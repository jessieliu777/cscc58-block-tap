==> flow/design.v <==
`timescale 1ns / 1ns
module rate_divider(RATE, RESET, CLOCK_50, PULSE);
	input CLOCK_50;
	input RESET;
	input [2:0] RATE;
	output reg PULSE;
	wire [27:0] input00, input01, input10, input11;
	reg enable;
	RateDivider case00(CLOCK_50, input00, RESET, 1'b0, 1'b0, enable);
	RateDivider case01(CLOCK_50, input01, RESET, 1'b1, 28'b0000000000101111000001111111, enable);
	RateDivider case10(CLOCK_50, input10, RESET, 1'b1, 28'b0000111101011110000011111111, enable);
	RateDivider case11(CLOCK_50, input11, RESET, 1'b1, 28'b0001111010111100000111111111, enable);
	always @(*)
	begin
		case(RATE)
			2'b00: enable = (input00 == 1'b0) ? 1'b1 : 1'b0;
			2'b01: enable = (input01 == 1'b0) ? 1'b1 : 1'b0;
			2'b10: enable = (input10 == 1'b0) ? 1'b1 : 1'b0;
			2'b11: enable = (input11 == 1'b0) ? 1'b1 : 1'b0;
			default: enable = 1'b0;
		endcase
		PULSE = enable;
	end
endmodule
module RateDivider(clock, out, reset, enable, d, ParLoad);
	input clock, enable, reset;
	input [3:0] ParLoad;
	input [27:0] d;
	output reg [27:0] out;
	always @(posedge clock)
	begin
		if(reset == 1'b0)
			out <= 0;
		else if(out == 1'b0 | ParLoad)
			out <= d;
		else if(enable)
			out <= out - 1'b1;
	end
endmodule
module twenty_six_bit_counter(e, c, r, q);	 
	input e, c, r;
	output [27:0] q;
	wire [26:0] passthrough;
	t_flip_flop first_bit(e, c, r, q[0]);
	assign passthrough[0] = q[0] & e;
	t_flip_flop second_bit(passthrough[0], c, r, q[1]);
	assign passthrough[1] = q[1] & passthrough[0];
	t_flip_flop third_bit(passthrough[1], c, r, q[2]);
	assign passthrough[2] = q[2] & passthrough[1];
	t_flip_flop fourth_bit(passthrough[2], c, r, q[3]);
	assign passthrough[3] = q[3] & passthrough[2];
	t_flip_flop fifth_bit(passthrough[3], c, r, q[4]);
	assign passthrough[4] = q[4] & passthrough[3];
	t_flip_flop sixth_bit(passthrough[4], c, r, q[5]);
	assign passthrough[5] = q[5] & passthrough[4];
	t_flip_flop seventh_bit(passthrough[5], c, r, q[6]);
	assign passthrough[6] = q[6] & passthrough[5];
	t_flip_flop eighth_bit(passthrough[6], c, r, q[7]);
	assign passthrough[7] = q[7] & passthrough[6];
	t_flip_flop ninth_bit(passthrough[7], c, r, q[8]);
	assign passthrough[8] = q[8] & passthrough[7];
	t_flip_flop tenth_bit(passthrough[8], c, r, q[9]);
	assign passthrough[9] = q[9] & passthrough[8];
	t_flip_flop eleventh_bit(passthrough[9], c, r, q[10]);
	assign passthrough[10] = q[10] & passthrough[9];
	t_flip_flop twelfth_bit(passthrough[10], c, r, q[11]);
	assign passthrough[11] = q[11] & passthrough[10];
	t_flip_flop thirteenth_bit(passthrough[11], c, r, q[12]);
	assign passthrough[12] = q[12] & passthrough[11];
	t_flip_flop fourteenth_bit(passthrough[12], c, r, q[13]);
	assign passthrough[13] = q[13] & passthrough[12];
	t_flip_flop fifteenth_bit(passthrough[13], c, r, q[14]);
	assign passthrough[14] = q[14] & passthrough[13];
	t_flip_flop sixteenth_bit(passthrough[14], c, r, q[15]);
	assign passthrough[15] = q[15] & passthrough[14];
	t_flip_flop seventeenth_bit(passthrough[15], c, r, q[16]);
	assign passthrough[16] = q[16] & passthrough[15];
	t_flip_flop eighteenth_bit(passthrough[16], c, r, q[17]);
	assign passthrough[17] = q[17] & passthrough[16];
	t_flip_flop nineteenth_bit(passthrough[17], c, r, q[18]);
	assign passthrough[18] = q[18] & passthrough[17];
	t_flip_flop twentyth_bit(passthrough[18], c, r, q[19]);
	assign passthrough[19] = q[19] & passthrough[18];
	t_flip_flop twenty_first_bit(passthrough[19], c, r, q[20]);
	assign passthrough[20] = q[20] & passthrough[19];
	t_flip_flop twenty_second_bit(passthrough[20], c, r, q[21]);
	assign passthrough[21] = q[21] & passthrough[20];
	t_flip_flop twenty_third_bit(passthrough[21], c, r, q[22]);
	assign passthrough[22] = q[22] & passthrough[21];
	t_flip_flop twenty_fourth_bit(passthrough[22], c, r, q[23]);
	assign passthrough[23] = q[23] & passthrough[22];
	t_flip_flop twenty_fifth_bit(passthrough[23], c, r, q[24]);
	assign passthrough[24] = q[24] & passthrough[23];
	t_flip_flop twenty_sixth_bit(passthrough[24], c, r, q[25]);
	assign passthrough[25] = q[25] & passthrough[24];
	t_flip_flop twenty_seventh_bit(passthrough[25], c, r, q[26]);
	assign passthrough[26] = q[26] & passthrough[25];
	t_flip_flop twenty_eighth_bit(passthrough[26], c, r, q[27]);
endmodule
module four_bit_counter(e, c, r, q);	 
	input e, c, r;
	output [3:0] q;
	wire [2:0] passthrough;
	t_flip_flop first_bit(e, c, r, q[0]);
	assign passthrough[0] = q[0] & e;
	t_flip_flop second_bit(passthrough[0], c, r, q[1]);
	assign passthrough[1] = q[1] & passthrough[0];
	t_flip_flop third_bit(passthrough[1], c, r, q[2]);
	assign passthrough[2] = q[2] & passthrough[1];
	t_flip_flop fourth_bit(passthrough[2], c, r, q[3]);
endmodule
module t_flip_flop(e, c, r, q);	 
	input e, c, r;
	output reg q;
	reg and1;
	reg and2;
	reg and3;
	reg and4; 
	always @(posedge c, negedge r)
	begin
		if(r == 1'b0)
			q <= 0;
		else if(e == 1'b1)
			q <= ~q;
	end
endmodule
Tool chain data of rate_divider
The steps from the RTL of rate_divider to its reports follow in flow order.
Lines are those of the file above, counted from 1.
Operators: Yosys type, input widths -> output width; for muxes data width and select width s.
Library cell names are shortened.
{"block": "inputs", "design": "rate_divider", "clock": "CLOCK_50", "lib": "sky130hd", "lib_corner": "tt_025C_1v80"}

Word-level counts
Source: Yosys, flattened and elaborated, memories not mapped. Widths are those after wreduce. Registers that Yosys merges into a memory's read port (data or address) are not register bits. Print and check cells do not count.
{"block": "op_classes", "add_sub_neg": 3, "equal": 3, "muxes": 7, "logic": 4, "reduce_logical": 13}
{"block": "ops", "operator": "$logic_not 28->1", "n": 6}
{"block": "ops", "operator": "$sub 28x1->28 const B", "n": 3}
{"block": "ops", "operator": "$mux 25", "n": 1}
{"block": "ops", "operator": "$mux 24", "n": 1}
{"block": "ops", "operator": "$mux 18", "n": 1}
{"block": "ops", "operator": "$reduce_bool 4->1", "n": 3}
{"block": "ops", "operator": "$reduce_or 2->1", "n": 3}
{"block": "ops", "operator": "$eq 3x2->1 const B", "n": 2}
{"block": "ops", "operator": "$pmux 1 s4", "n": 1}
{"block": "ops", "operator": "$or 1x1->1", "n": 3}
{"block": "ops", "operator": "$eq 3x1->1 const B", "n": 1}
{"block": "ops", "operator": "$logic_not 3->1", "n": 1}
{"block": "ops", "operator": "$mux 1", "n": 3}
{"block": "ops", "operator": "$not 1->1", "n": 1}
{"block": "bits", "reg_bits": 84, "in_bits": 5, "output_inout_bits": 1, "wordCells": 36}

Depth
Yosys ltp: most cells in a row. Word level: on the elaborated netlist, between registers, memories and ports. Mapped: between sequential cells and ports; inverters and the memories' decode and read muxes count.
{"block": "depth", "ltp_word": 6, "abc_area": 0, "ltp_mapped": 10, "depth_no_buf": 8}

Mapped cells and area
Source: synth_stat.txt of the flow (Yosys; design flattened, memories mapped). It holds for the ABC_AREA given above (unset counts as 0); a run with the other value may have another netlist.
{"block": "mapped", "stdcells": 438, "yosys_area_um2": 3882.5, "seqArea_um2": 1681.6, "flip_flops": 84, "buf_cells": 17}
{"block": "by_type", "type": "dfxtp_1", "n": 84, "type_area_um2": 1.68E+03}
{"block": "by_type", "type": "xnor2_1", "n": 47, "type_area_um2": 411.645}
{"block": "by_type", "type": "nor3_1", "n": 53, "type_area_um2": 265.254}
{"block": "by_type", "type": "xor2_1", "n": 25, "type_area_um2": 218.96}
{"block": "by_type", "type": "a21oi_1", "n": 33, "type_area_um2": 165.158}
{"block": "by_type", "type": "nor2_1", "n": 40, "type_area_um2": 150.144}
{"block": "by_type", "type": "nor4_1", "n": 18, "type_area_um2": 112.608}
{"block": "by_type", "type": "nand2_1", "n": 25, "type_area_um2": 93.84}
{"block": "by_type", "type": "or3_1", "n": 15, "type_area_um2": 93.84}
{"block": "by_type", "type": "a21oi_2", "n": 10, "type_area_um2": 87.584}
{"block": "by_type", "type": "ha_1", "n": 6, "type_area_um2": 75.072}
{"block": "by_type", "type": "or4_1", "n": 8, "type_area_um2": 60.058}
{"block": "by_type", "type": "clkbuf_1", "n": 12, "type_area_um2": 45.043}
{"block": "by_type", "type": "nand3_1", "n": 8, "type_area_um2": 40.038}
{"block": "by_type", "type": "or4_4", "n": 3, "type_area_um2": 33.782}
{"block": "by_type", "type": "a31oi_1", "n": 5, "type_area_um2": 31.28}
{"block": "by_type", "type": "nand4_1", "n": 5, "type_area_um2": 31.28}
{"block": "by_type", "type": "inv_1", "n": 8, "type_area_um2": 30.029}
Not listed: further types 22, cells in them 33.
The figures by module come from a second, unflattened synthesis with its own total; it is not the netlist above.
{"block": "hier_totals", "cells_unflattened": 749, "area_unflattened_um2": 6304.8}
Each row is one instance without its submodules.
{"block": "by_module", "module": "RateDivider", "instances": 4, "cells": 176, "area_um2": 1496.4, "mod_seq_area_um2": 560.5}
{"block": "by_module", "module": "rate_divider", "instances": 1, "cells": 45, "area_um2": 319.1, "mod_seq_area_um2": 0.0}

Path before layout
Path of least setup slack by OpenSTA after synthesis, without wires, with an ideal clock, recovery checks aside; 20% of the period is set as input and as output delay. Where synthesis merged equal registers, the netlist keeps one of their names.
{"block": "synth_path", "path_type": "register to output", "startpoint": "register case01.out[0]", "endpoint": "output port PULSE", "period_ps": 5780, "output_delay_ps": 1156, "launch_ps": 0, "t_arrival_ps": 2483, "t_required_ps": 4624, "setup_slack_ps": 2141, "delay_ps": 2483, "stages": 10, "n_path_buf": 2, "period_less_setup_slack_ps": 3639}
"delay_ps" = arrival - input delay + setup time.
At an output port there is no setup time.
"stages": output pins that drive a net of the path, with the launching flip-flop's if there is one; two outputs of one cell count as two.
"period_less_setup_slack_ps" = period - worst setup slack (recovery checks aside). The figure is calculated, with input and output delays left at 20% of the set period.
Between the ends stands the longest chain of elaborated cells between them, by number of cells; it is not shown to be the way that was timed. Of several equally long chains one is given.
A line is the first line of the expression or statement that the cell stems from. Yosys adds cells for indexed reads and writes and turns some case tables into memories.
At most two assigning lines are given for a register; there are more.
{"block": "synth_via", "cell_sequence": "dfxtp_1 > inv_1 > ha_1 > or4b_2 > or3_1 > or4_4 > a31oi_1 > o21a_1 > buf_2 > buf_2", "elab_chain_cells": 3, "cells_between": 3, "cone_lines": 2, "classes_between": "2 x mux; 1 x reduce/logical"}
{"block": "synth_lines", "element": "start, declared", "line_no": 29, "rtl": "output reg [27:0] out;"}
{"block": "synth_lines", "element": "start, assigned", "line_no": 35, "rtl": "out <= d;"}
{"block": "synth_lines", "element": "start, assigned", "line_no": 37, "rtl": "out <= out - 1'b1;"}
{"block": "synth_lines", "element": "$logic_not 28->1", "line_no": 17, "rtl": "2'b01: enable = (input01 == 1'b0) ? 1'b1 : 1'b0;"}
{"block": "synth_lines", "element": "$mux 1", "line_no": 17}
{"block": "synth_lines", "element": "$pmux 1 s4", "line_no": 15, "rtl": "case(RATE)"}
{"block": "synth_lines", "element": "end, declared", "line_no": 6, "rtl": "output reg PULSE;"}

Worst path after layout
Path of least setup slack in the final report of record 1 (OpenROAD, finished layout, wires in). Where an end is a register, its clock arrival counts in the times.
The report prints the path's times to 10 ps; the period is as set.
{"block": "layout_path", "path_type": "register to output", "startpoint": "register case01.out[0]", "endpoint": "output port PULSE", "period_ps": 3860, "output_delay_ps": 770, "launch_ps": 350, "t_arrival_ps": 2910, "t_required_ps": 3090, "setup_slack_ps": 170, "stages": 11, "n_path_buf": 3}
Between the ends stands the longest chain of elaborated cells between them, by number of cells; it is not shown to be the way that was timed. Of several equally long chains one is given.
At most two assigning lines are given for a register; there are more.
{"block": "layout_via", "cell_sequence": "dfxtp_2 > inv_1 > ha_1 > or4b_4 > or3_1 > or4_4 > a31oi_1 > o21a_1 > buf_6 > buf_8 > buf_2", "elab_chain_cells": 3, "cells_between": 3, "cone_lines": 2, "classes_between": "2 x mux; 1 x reduce/logical"}
{"block": "layout_lines", "element": "start, declared", "line_no": 29, "rtl": "output reg [27:0] out;"}
{"block": "layout_lines", "element": "start, assigned", "line_no": 35, "rtl": "out <= d;"}
{"block": "layout_lines", "element": "start, assigned", "line_no": 37, "rtl": "out <= out - 1'b1;"}
{"block": "layout_lines", "element": "$logic_not 28->1", "line_no": 17, "rtl": "2'b01: enable = (input01 == 1'b0) ? 1'b1 : 1'b0;"}
{"block": "layout_lines", "element": "$mux 1", "line_no": 17}
{"block": "layout_lines", "element": "$pmux 1 s4", "line_no": 15, "rtl": "case(RATE)"}
{"block": "layout_lines", "element": "end, declared", "line_no": 6, "rtl": "output reg PULSE;"}

Hand-over note for rate_divider

Stored flow runs of rate_divider (2 of them; Yosys, OpenROAD, sky130hd). They differ in their settings and are not a sequence. Constraints: input delay and output delay 20% of the set period each, output load 0.01 pF.
"achieved_period_ps" = clock period - worst setup slack. The figure is calculated, with input and output delays left at 20% of the set period.
"worstPathTime_ps": the worst setup path's part of the clock period (all of it between registers, 20% less for each end at a port) less its slack. A launch clock that arrives late makes it longer, a capture clock that arrives late makes it shorter.
By "totalPower_uw" is meant OpenSTA's value without simulated activity: inputs other than the clock are taken to toggle once in ten clock periods, and the tool carries that through the logic.
"worstPathTime_ps" is known to 10 ps.

Record 1
==> flow/run.sh <==
#!/bin/bash
# the make line also repeats the synthesis and layout settings of config.mk as NAME=value (left out here)
make -C /OpenROAD-flow-scripts/flow DESIGN_CONFIG=/design/flow/config.mk WORK_HOME=/design/flow/orfs CLKGATE_MAP_FILE= finish
==> flow/config.mk <==
export PLATFORM = sky130hd
export DESIGN_NAME = rate_divider
export DESIGN_NICKNAME = rate_divider
export VERILOG_FILES = /design/flow/design.v
export SDC_FILE = /design/flow/constraint.sdc
export NUM_CORES = 4
export LEC_CHECK = 0
export CAP_MARGIN = 10
export CELL_PAD_IN_SITES_DETAIL_PLACEMENT = 1
export CORE_MARGIN = 2
export CORE_UTILIZATION = 25
export GPL_TIMING_DRIVEN = 0
export MAX_ROUTING_LAYER = met5
export PLACE_DENSITY = 0.46
export SLEW_MARGIN = 20
==> flow/constraint.sdc <==
create_clock -name core_clock -period 3.86 [get_ports {CLOCK_50}]
set_input_delay 0.7720 -clock core_clock [delete_from_list [all_inputs] [get_ports {CLOCK_50}]]
set_output_delay 0.7720 -clock core_clock [all_outputs]
set_load 0.01 [all_outputs]

==> results of record 1, as JSON <==
{
  "worstPathTime_ps": 2910,
  "timing.worst_path_kind": "register to output",
  "final_die_area_um2": 16543.1,
  "setup_worst_slack_ps": 174,
  "achieved_period_ps": 3686,
  "tns_setup_ps": 0,
  "util_pct": 29.9,
  "ys_area_um2": 3882.5,
  "totalPower_uw": 4127,
  "fin_hold_ws_ps": 446,
  "finish.stdcell_area_um2": 4551.9
}

Record 2
==> flow/run.sh <==
#!/bin/bash
# the make line also repeats the synthesis and layout settings of config.mk as NAME=value (left out here)
make -C /OpenROAD-flow-scripts/flow DESIGN_CONFIG=/design/flow/config.mk WORK_HOME=/design/flow/orfs CLKGATE_MAP_FILE= finish
==> flow/config.mk <==
export PLATFORM = sky130hd
export DESIGN_NAME = rate_divider
export DESIGN_NICKNAME = rate_divider
export VERILOG_FILES = /design/flow/design.v
export SDC_FILE = /design/flow/constraint.sdc
export NUM_CORES = 4
export LEC_CHECK = 0
export CAP_MARGIN = 20
export CORE_MARGIN = 2
export CORE_UTILIZATION = 40
export SLEW_MARGIN = 20
==> flow/constraint.sdc <==
create_clock -name core_clock -period 2.69 [get_ports {CLOCK_50}]
set_input_delay 0.5380 -clock core_clock [delete_from_list [all_inputs] [get_ports {CLOCK_50}]]
set_output_delay 0.5380 -clock core_clock [all_outputs]
set_load 0.01 [all_outputs]

==> results of record 2, as JSON <==
{
  "fin_hold_ws_ps": 517,
  "final_die_area_um2": 10510.4,
  "achieved_period_ps": 3138,
  "worstPathTime_ps": 2600,
  "timing.worst_path_kind": "register to output",
  "ys_area_um2": 3882.5,
  "finish.stdcell_area_um2": 5057.4,
  "totalPower_uw": 6382,
  "tns_setup_ps": -6111,
  "setup_worst_slack_ps": -448,
  "util_pct": 54.2
}

End of note.
